==> flow/design.v <==
module Synchronous_FIFO #(parameter DEPTH = 8, DATA_WIDTH = 6) (clk, rst_n, wr_en, rd_en, FULL, EMPTY, data_in, data_out, wr_ptr, rd_ptr);
parameter ptr_bits = $clog2(DEPTH);
input clk, rst_n, wr_en, rd_en;
output FULL, EMPTY;
input [DATA_WIDTH-1:0] data_in;
output reg [DATA_WIDTH-1:0] data_out;
reg [DATA_WIDTH-1:0] fifo [DEPTH-1:0];
output reg [ptr_bits:0] wr_ptr, rd_ptr;
always@(posedge clk)
	begin
		if (!rst_n)
			wr_ptr <= {ptr_bits{1'b0}};			 
		else if (wr_en && !FULL)
			begin
        			fifo[wr_ptr[ptr_bits-1:0]] <= data_in;  
				wr_ptr <= wr_ptr + 1'b1;
			end
	end
always@(posedge clk)
	begin
		if (!rst_n)
			begin
				rd_ptr <= {ptr_bits{1'b0}};		 
				data_out <= {DATA_WIDTH{1'b0}};
			end
		else if (rd_en && !EMPTY)
			begin
        			data_out <= fifo[rd_ptr[ptr_bits-1:0]];  
				rd_ptr <= rd_ptr + 1'b1;
			end
	end
assign FULL = ({!wr_ptr[ptr_bits], wr_ptr[ptr_bits-1:0]} == rd_ptr[ptr_bits:0]);
assign EMPTY = (wr_ptr[ptr_bits:0] == rd_ptr[ptr_bits:0]);
endmodule
From RTL to reports: Synchronous_FIFO

What the tools print for Synchronous_FIFO, step after step.
Line numbers count from 1 in the design file above.
A cell with -- has no value.

Top: Synchronous_FIFO
Clock: clk
Standard-cell library: sky130hd
Timing corner: tt_025C_1v80

Word level

Source: Yosys, flattened and elaborated, memories not mapped. Widths are those after wreduce; folded enables and synchronous resets count as part of the registers. Registers that Yosys merges into a memory's read port (data or address) are not register bits. Print and check cells do not count. Equal cells are merged and count once.
Yosys's memory passes give these memory sizes; they may raise the number of words (mostly to a power of two), join words into wider ones and drop unused or constant bits.

Word width x clocked read ports: 6
Input bits: 10
RAM bits: 48
Memory cells: 1
Bits in registers: 8
Output and inout port bits: 16

Memories:

| memory | depth | width | rd ports | write ports | RTL line | source |
| fifo   | 8     | 6     | 1        | 1           | 7        | `reg [DATA_WIDTH-1:0] fifo [DEPTH-1:0];` |

Reductions and logical operators: 6
Muxes and demuxes: 6
Equal/unequal tests: 2
$add $sub $neg: 2

Operators by type and width:

| operator                             | count |
| 2-to-1 mux 6 bit                     | 2 |
| adder 4 x 1 -> 4 bit with constant B | 2 |
| equality test 4 bit                  | 2 |
| 2-to-1 mux 3 bit                     | 2 |
| zero test 1 bit                      | 4 |
| logical AND 1 bit                    | 2 |
| 2-to-1 mux 1 bit                     | 2 |

Logic depth

Longest topological path by Yosys (ltp), each cell counted once; first at word level (registers and memories cut), then after technology mapping (sequential cells cut; the memories' decode and read muxes count).

Depth after elaboration: 6
ABC_AREA: 0
Gate-level depth with buffers: 6
Mapped depth without buffers: 4

Mapped cells and area

Yosys stat after the flow's synthesis: flattened, memories mapped to cells. It holds for the ABC_AREA given above (unset counts as 0); a run with the other value may have another netlist.

Cells by type:

| type                      | count | total area (um2) |
| sky130_fd_sc_hd__edfxtp_1 | 48    | 1.44E+03 |
| sky130_fd_sc_hd__dfxtp_1  | 14    | 280.269 |
| sky130_fd_sc_hd__mux4_1   | 7     | 183.926 |
| sky130_fd_sc_hd__mux4_2   | 5     | 112.608 |
| sky130_fd_sc_hd__mux2i_1  | 10    | 100.096 |
| sky130_fd_sc_hd__a41oi_4  | 2     | 55.053 |
| sky130_fd_sc_hd__buf_6    | 4     | 45.043 |
| sky130_fd_sc_hd__nand2_1  | 10    | 37.536 |
| sky130_fd_sc_hd__nand2b_1 | 6     | 37.536 |
| sky130_fd_sc_hd__xor2_1   | 4     | 35.034 |
| sky130_fd_sc_hd__xnor2_2  | 2     | 32.531 |
| sky130_fd_sc_hd__a21oi_1  | 6     | 30.029 |
| sky130_fd_sc_hd__xnor2_4  | 1     | 27.526 |
| sky130_fd_sc_hd__ha_1     | 2     | 25.024 |
| sky130_fd_sc_hd__o21ai_0  | 5     | 25.024 |
| sky130_fd_sc_hd__nor2_1   | 6     | 22.522 |
| sky130_fd_sc_hd__buf_12   | 1     | 20.019 |
| sky130_fd_sc_hd__nor3_1   | 4     | 20.019 |

Other cell types: 11; their cells: 20.

Area of sequential cells: 1,721.7 um2
Mapped cells: 157
Cell area after synthesis: 2,651.3 um2
Flip-flops: 62

Worst setup path after synthesis

OpenSTA on the mapped netlist: ideal clock, no wires. The path of least setup slack (recovery checks aside). Input and output delay are each 20% of the period. Register names are those of the netlist, which keeps one name where synthesis merged equal registers.

Path type: reg-to-reg
Start point: register wr_ptr[0]
End point: memory fifo[4][0]
Required time: 2.563 ns
Driving pins on the path: 6
Arrival time: 1.587 ns
Buffers on the path: 1
Path delay: 1.964 ns
Library setup time: 0.377 ns
Time at the first pin: 0.000 ns
Path slack: 0.976 ns
Period: 2.94 ns
Synthesis period reached: 1.964 ns

"path delay" = arrival - input delay + setup time.
"driving pins on the path": output pins that drive a net of the path, with the launching flip-flop's if there is one; two outputs of one cell count as two.
"synthesis period reached" = period - worst setup slack (recovery checks aside). The figure is calculated, with input and output delays left at 20% of the set period.
The rows between start and end are the longest chain of elaborated cells between them; the timing report does not say that the signal goes this way. Where chains are equally long, one stands for them.
A line is the first line of the expression or statement that the cell stems from. Yosys adds cells for indexed reads and writes and turns some case tables into memories.
The path ends at the enable pin of a flip-flop; only ways to that pin are counted.

Cells stage by stage: sky130_fd_sc_hd__dfxtp_1 -> sky130_fd_sc_hd__buf_4 -> sky130_fd_sc_hd__xnor2_2 -> sky130_fd_sc_hd__a41oi_4 -> sky130_fd_sc_hd__nand3_1 -> sky130_fd_sc_hd__nor3_1
Cells in the longest elaborated chain: 5

RTL lines, path post-synthesis:

| element             | RTL line | source |
| from (decl)         | 8        | `output reg [ptr_bits:0] wr_ptr, rd_ptr;` |
| from (assign)       | 12       | `wr_ptr <= {ptr_bits{1'b0}};` |
| from (assign)       | 16       | `wr_ptr <= wr_ptr + 1'b1;` |
| equality test 4 bit | 32       | `assign FULL = ({!wr_ptr[ptr_bits], wr_ptr[ptr_bits-1:0]} == rd_ptr[ptr_bits:0]);` |
| zero test 1 bit     | 13       | `else if (wr_en && !FULL)` |
| logical AND 1 bit   | 13       |  |
| 2-to-1 mux 3 bit    | 13       |  |
| 2-to-1 mux 3 bit    | 11       | `if (!rst_n)` |
| to (decl)           | 7        | `reg [DATA_WIDTH-1:0] fifo [DEPTH-1:0];` |

Path in the finished layout

Path of least setup slack in the final report of job 1 (OpenROAD, finished layout, wires in). Where an end is a register, its clock arrival counts in the times.

Path type: reg-to-output
Start point: register rd_ptr[0]
End point: output port rd_ptr[0]
Buffers on the path: 2
External output delay: 0.56 ns
Arrival time: 1.62 ns
Driving pins on the path: 3
Time at the first pin: 0.32 ns
Required time: 2.26 ns
Path slack: 0.64 ns
Period: 2.82 ns

Cells stage by stage: sky130_fd_sc_hd__dfxtp_1 -> sky130_fd_sc_hd__buf_6 -> sky130_fd_sc_hd__clkdlybuf4s50_1
Cells in the longest elaborated chain: 0

RTL lines, path post-layout:

| element       | RTL line | source |
| from (decl)   | 8        | `output reg [ptr_bits:0] wr_ptr, rd_ptr;` |
| from (assign) | 23       | `rd_ptr <= {ptr_bits{1'b0}};` |
| from (assign) | 29       | `rd_ptr <= rd_ptr + 1'b1;` |
| to (decl)     | 8        |  |

Data sheet: physical implementation of Synchronous_FIFO

Below are 2 stored runs of the flow (Yosys, OpenROAD; platform sky130hd) on Synchronous_FIFO, each with its settings and what was measured, unordered. Constraints: input delay and output delay 20% of the set period each, output load 0.01 pF.
By "achieved period" is meant the clock period of the run minus its worst setup slack. This is arithmetic on one report: input and output delays are still those of the set period (20% each).
By "time of the worst setup path" is meant the share of the clock period that the worst setup path is allowed (20% is reserved at inputs, 20% at outputs), minus its slack. Clock arrival times at its registers enter into it.
"overall power" is the tool's figure for a default switching activity; nothing was simulated.

## Job 1

==> flow/run.sh <==
#!/bin/bash
# the make line also repeats the synthesis and layout settings of config.mk as NAME=value (left out here)
make -C /OpenROAD-flow-scripts/flow DESIGN_CONFIG=/design/flow/config.mk WORK_HOME=/design/flow/orfs CLKGATE_MAP_FILE= finish
==> flow/config.mk <==
export PLATFORM = sky130hd
export DESIGN_NAME = Synchronous_FIFO
export DESIGN_NICKNAME = Synchronous_FIFO
export VERILOG_FILES = /design/flow/design.v
export SDC_FILE = /design/flow/constraint.sdc
export NUM_CORES = 4
export LEC_CHECK = 0
export CAP_MARGIN = 20
export CORE_MARGIN = 2
export CORE_UTILIZATION = 21
export CTS_CLUSTER_DIAMETER = 386
export CTS_CLUSTER_SIZE = 65
export MAX_ROUTING_LAYER = met5
export PLACE_DENSITY = 0.37
export SETUP_SLACK_MARGIN = 0.55
export SLEW_MARGIN = 20
==> flow/constraint.sdc <==
create_clock -name core_clock -period 2.82 [get_ports {clk}]
set_input_delay 0.5640 -clock core_clock [delete_from_list [all_inputs] [get_ports {clk}]]
set_output_delay 0.5640 -clock core_clock [all_outputs]
set_load 0.01 [all_outputs]

| result of job 1 | value |
|---|---|
| standard-cell area after routing | 3,449.6 um2 |
| achieved period | 2.185 ns |
| setup TNS | 0.000 ns |
| die footprint | 13,539.6 um2 |
| area of the synthesized netlist | 2,651.3 um2 |
| overall power | 2.513 mW |
| worst setup slack after layout | 0.635 ns |
| smallest hold slack | 0.517 ns |
| utilization after layout | 0.277 |
| time of the worst setup path | 1.62 ns |
| type of the worst setup path | reg-to-output |

## Job 2

==> flow/run.sh <==
#!/bin/bash
# the make line also repeats the synthesis and layout settings of config.mk as NAME=value (left out here)
make -C /OpenROAD-flow-scripts/flow DESIGN_CONFIG=/design/flow/config.mk WORK_HOME=/design/flow/orfs CLKGATE_MAP_FILE= finish
==> flow/config.mk <==
export PLATFORM = sky130hd
export DESIGN_NAME = Synchronous_FIFO
export DESIGN_NICKNAME = Synchronous_FIFO
export VERILOG_FILES = /design/flow/design.v
export SDC_FILE = /design/flow/constraint.sdc
export NUM_CORES = 4
export LEC_CHECK = 0
export CAP_MARGIN = 20
export CELL_PAD_IN_SITES_DETAIL_PLACEMENT = 1
export CORE_MARGIN = 2
export CORE_UTILIZATION = 36
export CTS_CLUSTER_SIZE = 34
export HOLD_SLACK_MARGIN = -0.05
export MAX_ROUTING_LAYER = met5
export MIN_ROUTING_LAYER = met2
export PLACE_DENSITY_LB_ADDON = 0.17
export SETUP_SLACK_MARGIN = 0.51
export SLEW_MARGIN = 20
export TNS_END_PERCENT = 35
==> flow/constraint.sdc <==
create_clock -name core_clock -period 3.52 [get_ports {clk}]
set_input_delay 0.7040 -clock core_clock [delete_from_list [all_inputs] [get_ports {clk}]]
set_output_delay 0.7040 -clock core_clock [all_outputs]
set_load 0.01 [all_outputs]

| result of job 2 | value |
|---|---|
| standard-cell area after routing | 3,164.3 um2 |
| achieved period | 2.873 ns |
| setup TNS | 0.000 ns |
| die footprint | 8,066.7 um2 |
| area of the synthesized netlist | 2,651.3 um2 |
| overall power | 1.749 mW |
| worst setup slack after layout | 0.647 ns |
| smallest hold slack | 0.533 ns |
| utilization after layout | 0.441 |
| time of the worst setup path | 2.17 ns |
| type of the worst setup path | reg-to-output |
